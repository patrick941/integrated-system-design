==> flow/design.v <==
module FSM (
    input clk,
    input reset,
    input [2:0] current_state,
    input [3:0] btn,
    output reg [2:0] next_state,
    output reg entered,
    output reg exited
);
    wire a, b;
    debouncer #(.threshold(1)) u_debouncer_a (
        .clk(clk),
        .reset(reset),
        .button(btn[0]),
        .button_db(a)
    );
    debouncer #(.threshold(1)) u_debouncer_b (
        .clk(clk),
        .reset(reset),
        .button(btn[1]),
        .button_db(b)
    );
    always @(posedge clk or posedge reset) begin
        if (reset) begin
            next_state = 3'b000;
            entered = 0;
            exited = 0;
        end else begin
            next_state = current_state;
            entered = 0;
            exited = 0;
            case (current_state)
                3'b000: begin
                    if (a && !b)
                        next_state = 3'b001;
                    else if (!a && b)
                        next_state = 3'b011;
                end
                3'b001: begin
                    if (!a && !b)
                        next_state = 3'b000;
                    else if (!a && b)
                        next_state = 3'b010;
                end
                3'b010: begin
                    if (!a && !b) begin
                        next_state = 3'b000;
                        entered = 1;
                    end else if (a && !b)
                        next_state = 3'b001;
                end
                3'b011: begin
                    if (!a && !b)
                        next_state = 3'b000;
                    else if (a && b)
                        next_state = 3'b100;
                    else if (a && !b)
                        next_state = 3'b100;
                end
                3'b100: begin
                    if (!a && !b) begin
                        next_state = 3'b000;
                        exited = 1;
                    end else if (!a && b)
                        next_state = 3'b011;
                    else if (a && b)
                        next_state = 3'b011;
                end
            endcase
        end
    end
endmodule
module counter (
    input clk,
    input reset,
    input [3:0] btn,
    output [3:0] count,
    output [2:0] debug_state
);
    reg [2:0] current_state;
    wire [2:0] next_state;
    wire entered;
    wire exited;
    reg [3:0] count_reg;
    FSM u_fsm (
        .clk(clk),
        .reset(reset),
        .current_state(current_state),
        .btn(btn),
        .next_state(next_state),
        .entered(entered),
        .exited(exited)
    );
    always @(posedge clk or posedge reset) begin
        if (reset) begin
            count_reg <= 4'b0;
            current_state <= 3'b000;
        end else begin
            current_state <= next_state;
            if (entered && current_state == 3'b010) begin
                count_reg <= count_reg + 1;
            end
            if (exited && current_state == 3'b100) begin
                count_reg <= count_reg - 1;
            end
        end
    end
    assign count = count_reg;
    assign debug_state = current_state;
endmodule
`timescale 1ns / 1ps
module debouncer #(parameter threshold = 100000 ) 
  (input      clk,  
   input      reset,
   input      button,  
   output reg button_db  
);
  reg button_ff1   = 0;  
  reg button_ff2   = 0;  
  reg [20:0] count = 0;  
  always @(posedge clk or posedge reset) begin 
    if (reset) begin 
      button_ff1 <= 1'b0;
      button_ff2 <= 1'b0; 
    end else begin 
      button_ff1 <= button;
      button_ff2 <= button_ff1; 
    end
  end
  always @(posedge clk) begin 
    if (button_ff2) begin  
      if (~&count) begin 
        count <= count+1;
      end 
    end else begin 
      if (|count) begin 
        count <= count-1;  
      end 
    end 
    if (count > threshold && button) begin 
      button_db <= 1;  
      count <= threshold + 1;  
    end else begin 
      button_db <= 0;  
    end
  end
endmodule
module top (
    input sysclk,
    input [3:0] btn,
    output [3:0] led
);
    wire [3:0] count;
    wire [2:0] debug_state;
    wire clk;
    counter u_counter (
        .clk(clk),
        .reset(reset),
        .btn(btn),
        .count(count),
        .debug_state(debug_state)
    );
    assign reset = btn[3];
    assign led = count;
    assign clk = sysclk;
endmodule
From RTL to reports: top
What the tools print for top, step after step.
Lines are those of the file above, counted from 1.
Operators carry their Yosys type and port widths (W data, S select, Z words).
{"block": "inputs", "design": "top", "clock_port": "sysclk", "cell_library": "sky130hd", "corner": "tt_025C_1v80"}

Word level
Source: Yosys, flattened and elaborated, memories not mapped. Widths are those after wreduce. Registers that Yosys merges into a memory's read port (data or address) are not register bits. Print and check cells do not count. Equal cells are merged and count once.
{"block": "bits", "register_bits": 60, "inputBits": 5, "out_inout_bits": 4, "elab_cells": 73}
{"block": "op_classes", "addsub": 6, "compare": 2, "equal": 6, "muxes": 26, "reduce_and_logical": 20}
{"block": "op_table", "cell": "$mux W21", "n": 6}
{"block": "op_table", "cell": "$add A21 B1 Y21 const B", "n": 2}
{"block": "op_table", "cell": "$sub A21 B1 Y21 const B", "n": 2}
{"block": "op_table", "cell": "$gt A21 B1 Y1 const B", "n": 2}
{"block": "op_table", "cell": "$reduce_and A21 Y1", "n": 2}
{"block": "op_table", "cell": "$reduce_or A21 Y1", "n": 2}
{"block": "op_table", "cell": "$mux W3", "n": 12}
{"block": "op_table", "cell": "$pmux W3 S5", "n": 1}
{"block": "op_table", "cell": "$logic_and A1 B1 Y1", "n": 8}
{"block": "op_table", "cell": "$mux W4", "n": 2}
{"block": "op_table", "cell": "$reduce_bool A2 Y1", "n": 3}
{"block": "op_table", "cell": "$eq A3 B2 Y1 const B", "n": 2}
{"block": "op_table", "cell": "$mux W1", "n": 5}
{"block": "op_table", "cell": "$ne A2 B2 Y1 const B", "n": 2}
{"block": "op_table", "cell": "$reduce_and A2 Y1", "n": 2}
{"block": "op_table", "cell": "$add A4 B1 Y4 const B", "n": 1}
{"block": "op_table", "cell": "$sub A4 B1 Y4 const B", "n": 1}
{"block": "op_table", "cell": "$eq A3 B1 Y1 const B", "n": 1}
{"block": "op_table", "cell": "$eq A3 B3 Y1 const B", "n": 1}
{"block": "op_table", "cell": "$logic_not A3 Y1", "n": 1}
{"block": "op_table", "cell": "$logic_not A1 Y1", "n": 2}

Depth
Depth = most cells in a row (Yosys ltp): at word level without a register or memory, in the mapped netlist without a sequential cell, where the memories' decode and read muxes count.
{"block": "depth", "ltp_word": 6, "ABC_AREA": 0, "depth_mapped": 9, "mapped_depth_nobuf": 8}

After synthesis
Source: synth_stat.txt of the flow (Yosys; design flattened, memories mapped). It holds for the ABC_AREA given above (unset counts as 0); a run with the other value may have another netlist.
{"block": "by_type", "type": "sky130_fd_sc_hd__dfxtp_1", "n": 44, "area_total_um2": 880.845}
{"block": "by_type", "type": "sky130_fd_sc_hd__dfrtp_1", "n": 16, "area_total_um2": 400.384}
{"block": "by_type", "type": "sky130_fd_sc_hd__nor2_1", "n": 48, "area_total_um2": 180.173}
{"block": "by_type", "type": "sky130_fd_sc_hd__xor2_1", "n": 20, "area_total_um2": 175.168}
{"block": "by_type", "type": "sky130_fd_sc_hd__nand2_1", "n": 34, "area_total_um2": 127.622}
{"block": "by_type", "type": "sky130_fd_sc_hd__ha_1", "n": 10, "area_total_um2": 125.12}
{"block": "by_type", "type": "sky130_fd_sc_hd__xnor2_1", "n": 14, "area_total_um2": 122.618}
{"block": "by_type", "type": "sky130_fd_sc_hd__nor3_1", "n": 24, "area_total_um2": 120.115}
{"block": "by_type", "type": "sky130_fd_sc_hd__a21oi_1", "n": 21, "area_total_um2": 105.101}
{"block": "by_type", "type": "sky130_fd_sc_hd__o21ai_0", "n": 19, "area_total_um2": 95.091}
{"block": "by_type", "type": "sky130_fd_sc_hd__or3_1", "n": 15, "area_total_um2": 93.84}
{"block": "by_type", "type": "sky130_fd_sc_hd__nand3_1", "n": 18, "area_total_um2": 90.086}
{"block": "by_type", "type": "sky130_fd_sc_hd__nor4_1", "n": 12, "area_total_um2": 75.072}
{"block": "by_type", "type": "sky130_fd_sc_hd__nand4_1", "n": 11, "area_total_um2": 68.816}
{"block": "by_type", "type": "sky130_fd_sc_hd__o21ai_1", "n": 10, "area_total_um2": 50.048}
{"block": "by_type", "type": "sky130_fd_sc_hd__clkbuf_1", "n": 13, "area_total_um2": 48.797}
{"block": "by_type", "type": "sky130_fd_sc_hd__inv_1", "n": 13, "area_total_um2": 48.797}
{"block": "by_type", "type": "sky130_fd_sc_hd__or4_1", "n": 6, "area_total_um2": 45.043}
Other cell types: 34; their cells: 73.
{"block": "mapped", "cell_count": 421, "synth_area_mm2": 0.003432, "seq_area_mm2": 0.0012812, "ff_cells": 60, "buf_cells": 19}
By module: a second synthesis without flattening, with its own total; a netlist apart from the flattened one above.
{"block": "hier_totals", "cells_unflattened": 447, "area_unflattened_mm2": 0.0037799}
Each row is one instance without its submodules.
{"block": "by_module", "mod": "debouncer (threshold=1)", "instances": 2, "cells": 194, "area_mm2": 0.001559, "seq_area_mm2": 0.0004905}
{"block": "by_module", "mod": "counter", "instances": 1, "cells": 33, "area_mm2": 0.0003991, "seq_area_mm2": 0.0001752}
{"block": "by_module", "mod": "FSM", "instances": 1, "cells": 26, "area_mm2": 0.0002628, "seq_area_mm2": 0.0001251}
{"block": "by_module", "mod": "top", "instances": 1, "cells": 0, "area_mm2": 0, "seq_area_mm2": 0}

Worst setup path after synthesis
OpenSTA on the mapped netlist: ideal clock, no wires. The path of least setup slack (recovery checks aside). Input and output delay are each 20% of the period. Register names are those of the netlist, which keeps one name where synthesis merged equal registers.
{"block": "synth_path", "path_type": "flip-flop to flip-flop", "startpoint": "register u_counter.u_fsm.u_debouncer_b.count[2]", "endpoint": "register u_counter.u_fsm.u_debouncer_b.count[16]", "period_ps": 2760, "setup_time_ps": 70, "t_first_pin_ps": 0, "arrival_ps": 1996, "required_time_ps": 2690, "slack_ps": 694, "path_delay_ps": 2066, "path_stages": 8, "path_buffers": 2, "synth_period_reached_ps": 2066}
"path_delay_ps" = arrival - input delay + setup time.
"path_stages" counts driving pins, that of a launching flip-flop among them; a cell with two outputs on the path counts twice.
"synth_period_reached_ps" = period - worst setup slack (recovery checks aside). The figure is calculated, with input and output delays left at 20% of the set period.
The rows between start and end are the longest chain of elaborated cells between them; the timing report does not say that the signal goes this way. Where chains are equally long, one stands for them.
A line is the first line of the expression or statement that the cell stems from. Yosys adds cells for indexed reads and writes and turns some case tables into memories.
A register here has more assigning lines than the two given.
{"block": "synth_between", "cell_sequence": "sky130_fd_sc_hd__dfxtp_1 > sky130_fd_sc_hd__buf_2 > sky130_fd_sc_hd__nand4_2 > sky130_fd_sc_hd__or4_1 > sky130_fd_sc_hd__buf_2 > sky130_fd_sc_hd__o32a_1 > sky130_fd_sc_hd__or3_1 > sky130_fd_sc_hd__a21oi_1", "elab_chain_cells": 3, "cone_cells": 12, "cone_lines": 6, "cone_classes": "add/sub (2); compare (1); eq/ne (1); mux (3); reduce/logical (5)"}
{"block": "synth_rtl", "element": "from (decl)", "line_no": 120, "rtl": "reg [20:0] count = 0;"}
{"block": "synth_rtl", "element": "from (assign)", "line_no": 133, "rtl": "count <= count+1;"}
{"block": "synth_rtl", "element": "from (assign)", "line_no": 137, "rtl": "count <= count-1;"}
{"block": "synth_rtl", "element": "$sub A21 B1 Y21", "line_no": 137}
{"block": "synth_rtl", "element": "$mux W21", "line_no": 136, "rtl": "if (|count) begin"}
{"block": "synth_rtl", "element": "$mux W21", "line_no": 131, "rtl": "if (button_ff2) begin"}
{"block": "synth_rtl", "element": "to (assign)", "line_no": 133}
{"block": "synth_rtl", "element": "to (assign)", "line_no": 137}
{"block": "synth_rtl", "element": "to (decl)", "line_no": 120}

Timing after layout
Path of least setup slack in the final report of flow run 1 (OpenROAD, finished layout, wires in). Where an end is a register, its clock arrival counts in the times.
The report prints the path's times to 10 ps; the period is as set.
{"block": "layout_path", "path_type": "flip-flop to flip-flop", "startpoint": "register u_counter.u_fsm.u_debouncer_b.count[5]", "endpoint": "register u_counter.u_fsm.u_debouncer_b.count[17]", "period_ps": 2660, "setup_time_ps": 130, "t_first_pin_ps": 330, "arrival_ps": 2590, "required_time_ps": 2860, "slack_ps": 270, "path_stages": 8, "path_buffers": 1}
The rows between start and end are the longest chain of elaborated cells between them; the timing report does not say that the signal goes this way. Where chains are equally long, one stands for them.
A register here has more assigning lines than the two given.
{"block": "layout_between", "cell_sequence": "sky130_fd_sc_hd__dfxtp_1 > sky130_fd_sc_hd__nand4_2 > sky130_fd_sc_hd__or4_1 > sky130_fd_sc_hd__o32ai_2 > sky130_fd_sc_hd__buf_4 > sky130_fd_sc_hd__o21bai_1 > sky130_fd_sc_hd__xor2_1 > sky130_fd_sc_hd__nor2_1", "elab_chain_cells": 3, "cone_cells": 12, "cone_lines": 6, "cone_classes": "add/sub (2); compare (1); eq/ne (1); mux (3); reduce/logical (5)"}
{"block": "layout_rtl", "element": "from (decl)", "line_no": 120, "rtl": "reg [20:0] count = 0;"}
{"block": "layout_rtl", "element": "from (assign)", "line_no": 133, "rtl": "count <= count+1;"}
{"block": "layout_rtl", "element": "from (assign)", "line_no": 137, "rtl": "count <= count-1;"}
{"block": "layout_rtl", "element": "$sub A21 B1 Y21", "line_no": 137}
{"block": "layout_rtl", "element": "$mux W21", "line_no": 136, "rtl": "if (|count) begin"}
{"block": "layout_rtl", "element": "$mux W21", "line_no": 131, "rtl": "if (button_ff2) begin"}
{"block": "layout_rtl", "element": "to (assign)", "line_no": 133}
{"block": "layout_rtl", "element": "to (assign)", "line_no": 137}
{"block": "layout_rtl", "element": "to (decl)", "line_no": 120}

Subject: flow runs of top

Hi,

Stored flow runs of top (2 of them; Yosys, OpenROAD, sky130hd). They differ in their settings and are not a sequence. Constraints: input delay and output delay 20% of the set period each, output load 0.01 pF.
"timing.worst_path_ps" means the part of the period allowed to the worst setup path (the constraints hold back 20% at inputs and 20% at outputs) less its slack; where the path has registers, the arrival times of their clocks count too.
"power_w": no workload was simulated; the value follows from the tool's default switching activity.
"timing.worst_path_ps" is known to 10 ps.

{"run": "flow run 1", "settings": { "period_ns": 2.66, "CORE_UTILIZATION": 54, "SETUP_SLACK_MARGIN": 0.1, "PLACE_DENSITY_LB_ADDON": 0.24, "CORE_ASPECT_RATIO": 0.52, "CELL_PAD_IN_SITES_GLOBAL_PLACEMENT": 1, "CTS_CLUSTER_SIZE": 76, "CTS_CLUSTER_DIAMETER": 40, "SLEW_MARGIN": 10, "MIN_ROUTING_LAYER": "met2", "CAP_MARGIN": 20, "CORE_MARGIN": 2 }, "results": { "timing.worst_path_ps": 2390, "worstPathKind": "flip-flop to flip-flop", "fin_ws_ps": 271, "die_mm2": 0.007044, "yosys_chip_area_mm2": 0.003432, "power_w": 0.004879, "final_stdcell_area_mm2": 0.0039075 }}
{"run": "flow run 2", "settings": { "period_ns": 3.92, "CORE_UTILIZATION": 38, "CORE_MARGIN": 10, "GPL_TIMING_DRIVEN": 0, "MIN_ROUTING_LAYER": "met2", "MAX_ROUTING_LAYER": "met4", "CAP_MARGIN": 20, "SLEW_MARGIN": 20 }, "results": { "timing.worst_path_ps": 2650, "worstPathKind": "flip-flop to flip-flop", "fin_ws_ps": 1267, "die_mm2": 0.0132331, "yosys_chip_area_mm2": 0.003432, "power_w": 0.003074, "final_stdcell_area_mm2": 0.0038424 }}

Regards
